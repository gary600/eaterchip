==> flow/design.v <==
`default_nettype none
typedef struct packed {
  logic clock_halt;
  logic pc_write, pc_read, pc_inc;
  logic a_write, a_read;
  logic b_write, b_read;
  logic mem_write_addr, mem_write, mem_read;
  logic alu_read, alu_sub, alu_set_flags, alu_flag_carry, alu_flag_zero;
  logic instr_write, instr_read_arg, instr_end;
} Control;
`default_nettype none
module Alu(
  inout tri [7:0] bus,
  output logic flag_carry, flag_zero,  
  input logic [7:0] a, b,  
  input logic clock, reset,
  input logic read, sub, set_flags  
);
  logic carry, zero;
  always_comb begin
    if (read) begin
      if (sub)
        {carry, bus} = a - b;
      else
        {carry, bus} = a + b;
    end
    else begin
      {carry, 8'b0} = a + b;
      bus = 'z;
    end
  end
  assign zero = (bus == '0);
  always_ff @(posedge clock, posedge reset)
    if (reset) begin
      flag_carry <= 0;
      flag_zero <= 0;
    end
    else begin
      flag_carry <= carry;
      flag_zero <= zero;
    end
endmodule
# From RTL to reports: Alu
# Tool output for the design above, in the order of the flow.
# Lines are those of the file above, counted from 1.
# Operators carry their Yosys type and port widths (W data, S select, Z words).
# Cell names lack the library's common part.
# The mark - stands for no value.
[design]
top_module = "Alu"
clock_port = "clock"
cell_library = "sky130hd"
pvt_corner = "tt_025C_1v80"

# Elaborated design
# Yosys after proc, flatten, opt, wreduce and memory -nomap, before mapping. Enables and synchronous resets that opt folds into registers are not counted as muxes. Memory bits, and registers merged into a memory's read port (data or address), are not among the register bits. Print and check cells are not counted. Equal cells are merged and count once.
[word_totals]
out_inout_bits = 10
reg_bits = 2
elab_cells = 8
[op_classes]
mux = 3
reduce_and_logical = 1
n_addsub = 2
[ops]
columns = ["operator", "n"]
rows = [
  ["$add A8 B8 Y9", 1],
  ["$sub A8 B8 Y9", 1],
  ["$mux W9", 1],
  ["$logic_not A8 Y1", 1],
  ["$mux W8", 1],
  ["$mux W1", 1],
]

# Depth
# Yosys ltp: most cells in a row. Word level: on the elaborated netlist, between registers, memories and ports. Mapped: between sequential cells and ports; inverters and the memories' decode and read muxes count.
[logic_depth]
ltp_word = 4
abc_area = 0
mapped_depth = 10
depth_no_buf = 10

# Synthesis result
# Yosys stat after the flow's synthesis: flattened, memories mapped to cells. It holds for the ABC_AREA given above (unset counts as 0); a run with the other value may have another netlist.
[types]
columns = ["type", "n", "type_area_um2"]
rows = [
  ["ha_1", 17, 212.704],
  ["inv_1", 15, 56.304],
  ["dfrtp_1", 2, 50.048],
  ["xnor2_1", 5, 43.792],
  ["fa_1", 2, 40.038],
  ["a21oi_1", 5, 25.024],
  ["nor2b_1", 4, 25.024],
  ["o221ai_1", 2, 17.517],
  ["a2111oi_2", 1, 15.014],
  ["a211oi_1", 2, 15.014],
  ["a21o_1", 2, 15.014],
  ["nor2_1", 4, 15.014],
  ["nor3b_1", 2, 15.014],
  ["o21a_1", 2, 15.014],
  ["a31oi_1", 2, 12.512],
  ["nor4_1", 2, 12.512],
  ["nor4_2", 1, 12.512],
  ["buf_6", 1, 11.261],
]
# Other cell types: 24; their cells: 28.
[mapped]
ffs = 2
synth_area_mm2 = 0.0008095
stdcells = 99

# Worst setup path after synthesis
# Source: OpenSTA report_checks on the synthesized netlist (no wires, ideal clock, input and output delay 20% of the period each), path of least setup slack; recovery checks are left aside. Register names are those of the netlist, which keeps one name where synthesis merged equal registers.
[synth_path]
path_kind = "input-to-output"
from = "in a[0]"
to = "out bus[6]"
t_first_pin_ns = 0.510
slack_ns = 0.025
out_delay_ns = 0.510
arrival_ns = 2.015
input_delay_ns = 0.510
period_ns = 2.55
delay_ns = 1.505
stages = 7
synth_period_reached_ns = 2.525
# "delay_ns" is the arrival time less input delay plus setup time.
# At an output port there is no setup time.
# "stages": output pins that drive a net of the path, with the launching flip-flop's if there is one; two outputs of one cell count as two.
# "synth_period_reached_ns" is the clock period less the worst setup slack; recovery checks do not enter. This is arithmetic on one report: input and output delays are still those of the set period (20% each).
# The rows between start and end are the longest chain of elaborated cells between them; the timing report does not say that the signal goes this way. Where chains are equally long, one stands for them.
# A line is the first line of the expression or statement that the cell stems from. Yosys adds cells for indexed reads and writes and turns some case tables into memories.
[synth_between]
path_cell_list = "ha_1 fa_1 nor2b_1 o211ai_1 a21oi_1 o31ai_1 xor2_1"
elab_chain_cells = 3
cells_between = 4
cone_classes = "2 x add/sub; 2 x mux"
[synth_lines]
columns = ["item", "line_no", "text"]
rows = [
  ["start: declaration", 15, "input logic [7:0] a, b,"],
  ["$add A8 B8 Y9", 25, "{carry, bus} = a + b;"],
  ["$mux W9", 22, "if (sub)"],
  ["$mux W8", 21, "if (read) begin"],
  ["end: declaration", 13, "inout tri [7:0] bus,"],
]

# Worst path after layout
# From the final timing report of entry A: the path of least setup slack in the routed layout; clock arrival at registers is part of the times.
[layout_path]
path_kind = "input-to-output"
from = "in b[0]"
to = "out bus[6]"
arrival_ns = 2.17
out_delay_ns = 0.44
period_ns = 2.18
stages = 9
slack_ns = -0.43
input_delay_ns = 0.44
t_first_pin_ns = 0.44
# The rows between start and end are the longest chain of elaborated cells between them; the timing report does not say that the signal goes this way. Where chains are equally long, one stands for them.
[layout_between]
path_cell_list = "buf_8 ha_4 fa_2 nor2b_1 o211ai_1 a21oi_1 o31ai_2 xor2_1 buf_4"
elab_chain_cells = 3
cells_between = 4
cone_classes = "2 x add/sub; 2 x mux"
[layout_lines]
columns = ["item", "line_no", "text"]
rows = [
  ["start: declaration", 15, "input logic [7:0] a, b,"],
  ["$add A8 B8 Y9", 25, "{carry, bus} = a + b;"],
  ["$mux W9", 22, "if (sub)"],
  ["$mux W8", 21, "if (read) begin"],
  ["end: declaration", 13, "inout tri [7:0] bus,"],
]

# Top module Alu; platform sky130hd; tools Yosys and OpenROAD; 2 stored runs in no particular order. Input and output delays are each 20% of the period that was set; the output load is 0.01 pF.
# "achievedPeriod_ns" means the clock period less the worst setup slack. The figure is calculated, with input and output delays left at 20% of the set period.
# "timing.worst_path_ns": the worst setup path's part of the clock period (all of it between registers, 20% less for each end at a port) less its slack. A launch clock that arrives late makes it longer, a capture clock that arrives late makes it shorter.
# "fin_power_uw": no workload was simulated; the value follows from the tool's default switching activity.

[[run]]
name = "entry A"
[run.settings]
period_ns = 2.18
CORE_UTILIZATION = 30
PLACE_DENSITY_LB_ADDON = 0.18
CELL_PAD_IN_SITES_GLOBAL_PLACEMENT = 0
CELL_PAD_IN_SITES_DETAIL_PLACEMENT = 1
GPL_TIMING_DRIVEN = 1
GPL_ROUTABILITY_DRIVEN = 1
SLEW_MARGIN = 10
CAP_MARGIN = 20
CORE_MARGIN = 2
[run.results]
timing.hold.ws_ns = 0.366
achievedPeriod_ns = 2.607
final_setup_ws_ns = -0.427
synth_area_mm2 = 0.0008095
final_stdcell_area_mm2 = 0.0016929
final_die_area_mm2 = 0.0031298
tns_setup_ns = -1.545
timing.worst_path_ns = 1.73
worst_setup_path_type = "input-to-output"
fin_power_uw = 655
finish.utilization_pct = 67.1

[[run]]
name = "entry B"
[run.settings]
period_ns = 2.53
CORE_UTILIZATION = 59
SETUP_SLACK_MARGIN = 0.34
PLACE_DENSITY = 0.38
HOLD_SLACK_MARGIN = 0.22
GPL_TIMING_DRIVEN = 0
SLEW_MARGIN = 35
MAX_ROUTING_LAYER = "met4"
CAP_MARGIN = 20
CORE_MARGIN = 2
[run.results]
outcome = "did not finish, clock tree synthesis stopped with DPL-0038"
