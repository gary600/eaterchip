==> flow/design.v <==
`default_nettype none
typedef struct packed {
  logic clock_halt;
  logic pc_write, pc_read, pc_inc;
  logic a_write, a_read;
  logic b_write, b_read;
  logic mem_write_addr, mem_write, mem_read;
  logic alu_read, alu_sub, alu_set_flags, alu_flag_carry, alu_flag_zero;
  logic instr_write, instr_read_arg, instr_end;
} Control;
`default_nettype none
module Memory(
  inout tri [7:0] bus,
  input logic clock, reset,
  input logic write, write_addr, read  
);
  logic [3:0] addr;
  logic [7:0] mem [0:15];
  always_ff @(posedge clock, posedge reset) begin
    if (reset) begin
      addr = '0;
    end
    else
      if (write_addr)
        addr <= bus[3:0];
      else if (write)
        mem[addr] <= bus;
  end
  always_comb
    if (read)
      bus = mem[addr];
    else
      bus = 'z;
endmodule
======== Step by step through the tools: Memory ========
The steps from the RTL of Memory to its reports follow in flow order.
Lines are those of the file above, counted from 1.
Operators: Yosys type, input widths -> output width; for muxes data width and select width s.
Cell names lack the library's common part.
Not given: -
set-up
  top module .............................. Memory
  clock port .............................. clock
  cell library ............................ sky130hd
  library corner .......................... tt_025C_1v80

======== Elaborated design ========
Counts by Yosys on the flattened word-level netlist (proc, flatten, opt, wreduce). Print and check cells are left out. Cells with the same type and inputs are merged into one.
storage and ports
  register bits after elaboration ......... 132
  bits of input ports ..................... 5
  output and inout bits ................... 8
  word-level cells ........................ 53
cells by class
  reductions and logical operators ........ 17
  bitwise operators ....................... 2
  mux-type cells .......................... 2
  equal/unequal tests ..................... 15
operator list
  operator            number
  $pmux 8 s16         1
  $reduce_and 4->1    16
  $eq 4x4->1 const B  8
  $eq 4x3->1 const B  4
  $eq 4x2->1 const B  2
  $mux 8              1
  $eq 4x1->1 const B  1
  $logic_not 4->1     1
  $not 1->1           2

======== Longest topological paths ========
Yosys ltp: most cells in a row. Word level: on the elaborated netlist, between registers, memories and ports. Mapped: between sequential cells and ports; inverters and the memories' decode and read muxes count.
logic depth
  depth after elaboration ................. 3
  ABC_AREA ................................ 0
  depth in mapped cells ................... 8

======== Mapped cells and area ========
The flow's flattened synthesis, as Yosys stat reports it; memories are mapped. The netlist is that of the ABC_AREA named above (0 if unset); the other value can give another one.
cell types
  cell type  number  total area (um^2)
  edfxtp_1   128     3.84E+03
  dfrtp_1    4       100.096
  nor2_1     26      97.594
  mux2i_1    9       90.086
  nand3_1    18      90.086
  nor2b_1    13      81.328
  buf_2      16      80.077
  mux2_2     7       78.826
  a22o_1     8       70.067
  a22oi_1    9       67.565
  nand2_1    17      63.811
  nand3b_1   7       52.55
  a21oi_1    10      50.048
  a31oi_1    8       50.048
  a32o_1     5       50.048
  mux4_2     2       45.043
  a221oi_1   5       43.792
  nand2b_1   6       37.536
Not listed: further types 31, cells in them 58.
mapped netlist
  synthesis area .......................... 5391.4 um^2
  mapped flip-flops ....................... 132
  cell count .............................. 356

======== Timing after synthesis ========
Source: OpenSTA report_checks on the synthesized netlist (no wires, ideal clock, input and output delay 20% of the period each), path of least setup slack; recovery checks are left aside. Register names are those of the netlist, which keeps one name where synthesis merged equal registers.
timing post-synthesis
  kind .................................... register -> output
  start point ............................. reg addr[3]
  end point ............................... out bus[7]
  data arrival time ....................... 2.130 ns
  launch time at the first pin ............ 0.000 ns
  delay of the path ....................... 2.130 ns
  period .................................. 5.05 ns
  driving pins on the path ................ 9
  data required time ...................... 4.040 ns
  path slack .............................. 1.910 ns
  period reached after synthesis .......... 3.14 ns
"delay of the path" = arrival - input delay + setup time.
At an output port there is no setup time.
"driving pins on the path" counts driving pins, that of a launching flip-flop among them; a cell with two outputs on the path counts twice.
"period reached after synthesis" = period - worst setup slack (recovery checks aside). The figure is calculated, with input and output delays left at 20% of the set period.
Between the ends stands the longest chain of elaborated cells between them, by number of cells; it is not shown to be the way that was timed. Of several equally long chains one is given.
Each line given opens the expression or statement behind the cell; cells for indexed reads and writes are added by Yosys, which also makes memories of some case tables.
on the way, post-synthesis
  cell sequence ........................... dfrtp_1 > buf_2 > buf_2 > buf_2 > buf_2 > nand2_1 > o22ai_1 > nand2_1 > a31oi_1
  cells in the longest elaborated chain ... 3
RTL lines, path post-synthesis
  item           line  text
  from (decl)    17    logic [3:0] addr;
  from (assign)  21    addr = '0;
  from (assign)  25    addr <= bus[3:0];
  $eq 4x4->1     31    bus = mem[addr];
  $pmux 8 s16    31
  $mux 8         30    if (read)
  to (decl)      13    inout tri [7:0] bus,

======== Timing after layout ========
Path of least setup slack in the final report of stored run 1 (OpenROAD, finished layout, wires in). Where an end is a register, its clock arrival counts in the times.
timing after layout
  kind .................................... register -> output
  start point ............................. reg addr[0]
  end point ............................... out bus[1]
  path slack .............................. 0.03 ns
  data arrival time ....................... 2.13 ns
  data required time ...................... 2.16 ns
  driving pins on the path ................ 7
  period .................................. 2.7 ns
  launch time at the first pin ............ 0.41 ns
Between the ends stands the longest chain of elaborated cells between them, by number of cells; it is not shown to be the way that was timed. Of several equally long chains one is given.
on the way, after layout
  cell sequence ........................... dfrtp_2 > buf_12 > buf_4 > or3b_2 > a21boi_1 > a221o_1 > o32a_4
  cells in the longest elaborated chain ... 3
RTL lines, path after layout
  item           line  text
  from (decl)    17    logic [3:0] addr;
  from (assign)  21    addr = '0;
  from (assign)  25    addr <= bus[3:0];
  $eq 4x4->1     31    bus = mem[addr];
  $pmux 8 s16    31
  $mux 8         30    if (read)
  to (decl)      13    inout tri [7:0] bus,

==> runs of Memory <==
Measured data: module Memory, platform sky130hd, 2 stored runs of the flow under differing settings, order arbitrary. Input and output delays are each 20% of the period that was set; the output load is 0.01 pF.
"achieved period": clock period set for the run, less the worst setup slack. It is reckoned from that one timing run; input and output delays stay at 20% of the period that was set.
"time used up by the worst setup path" means the part of the period allowed to the worst setup path (the constraints hold back 20% at inputs and 20% at outputs) less its slack; where the path has registers, the arrival times of their clocks count too.

---- stored run 1 ----
settings
  period_ns = 2.7
  CORE_UTILIZATION = 20
  PLACE_DENSITY_LB_ADDON = 0.14
  TNS_END_PERCENT = 65
  GPL_TIMING_DRIVEN = 1
  CTS_CLUSTER_SIZE = 73
  SLEW_MARGIN = 20
  MAX_ROUTING_LAYER = met4
  CAP_MARGIN = 20
  CORE_MARGIN = 2
results
  achieved period ......................... 2.675 ns
  post-route worst hold slack ............. 0.217 ns
  cell area after synthesis ............... 5391.4 um^2
  full die area ........................... 28286.2 um^2
  setup total negative slack .............. 0.000 ns
  time used up by the worst setup path .... 2.13 ns
  class of the worst setup path ........... register -> output
  smallest setup slack .................... 0.025 ns
  standard-cell area after routing ........ 7236.9 um^2
  utilization after routing ............... 27.1%

---- stored run 2 ----
settings
  period_ns = 1.63
  CORE_UTILIZATION = 56
  PLACE_DENSITY_LB_ADDON = 0.25
  CORE_MARGIN = 9
  ABC_AREA = 1
  GPL_ROUTABILITY_DRIVEN = 0
  MIN_ROUTING_LAYER = met1
  CAP_MARGIN = 20
  SLEW_MARGIN = 20
results
  achieved period ......................... 2.357 ns
  post-route worst hold slack ............. -0.109 ns
  cell area after synthesis ............... 5350.1 um^2
  full die area ........................... 13396.9 um^2
  setup total negative slack .............. -46.975 ns
  time used up by the worst setup path .... 2.03 ns
  class of the worst setup path ........... register -> output
  smallest setup slack .................... -0.727 ns
  standard-cell area after routing ........ 7065.5 um^2
  utilization after routing ............... 76.1%
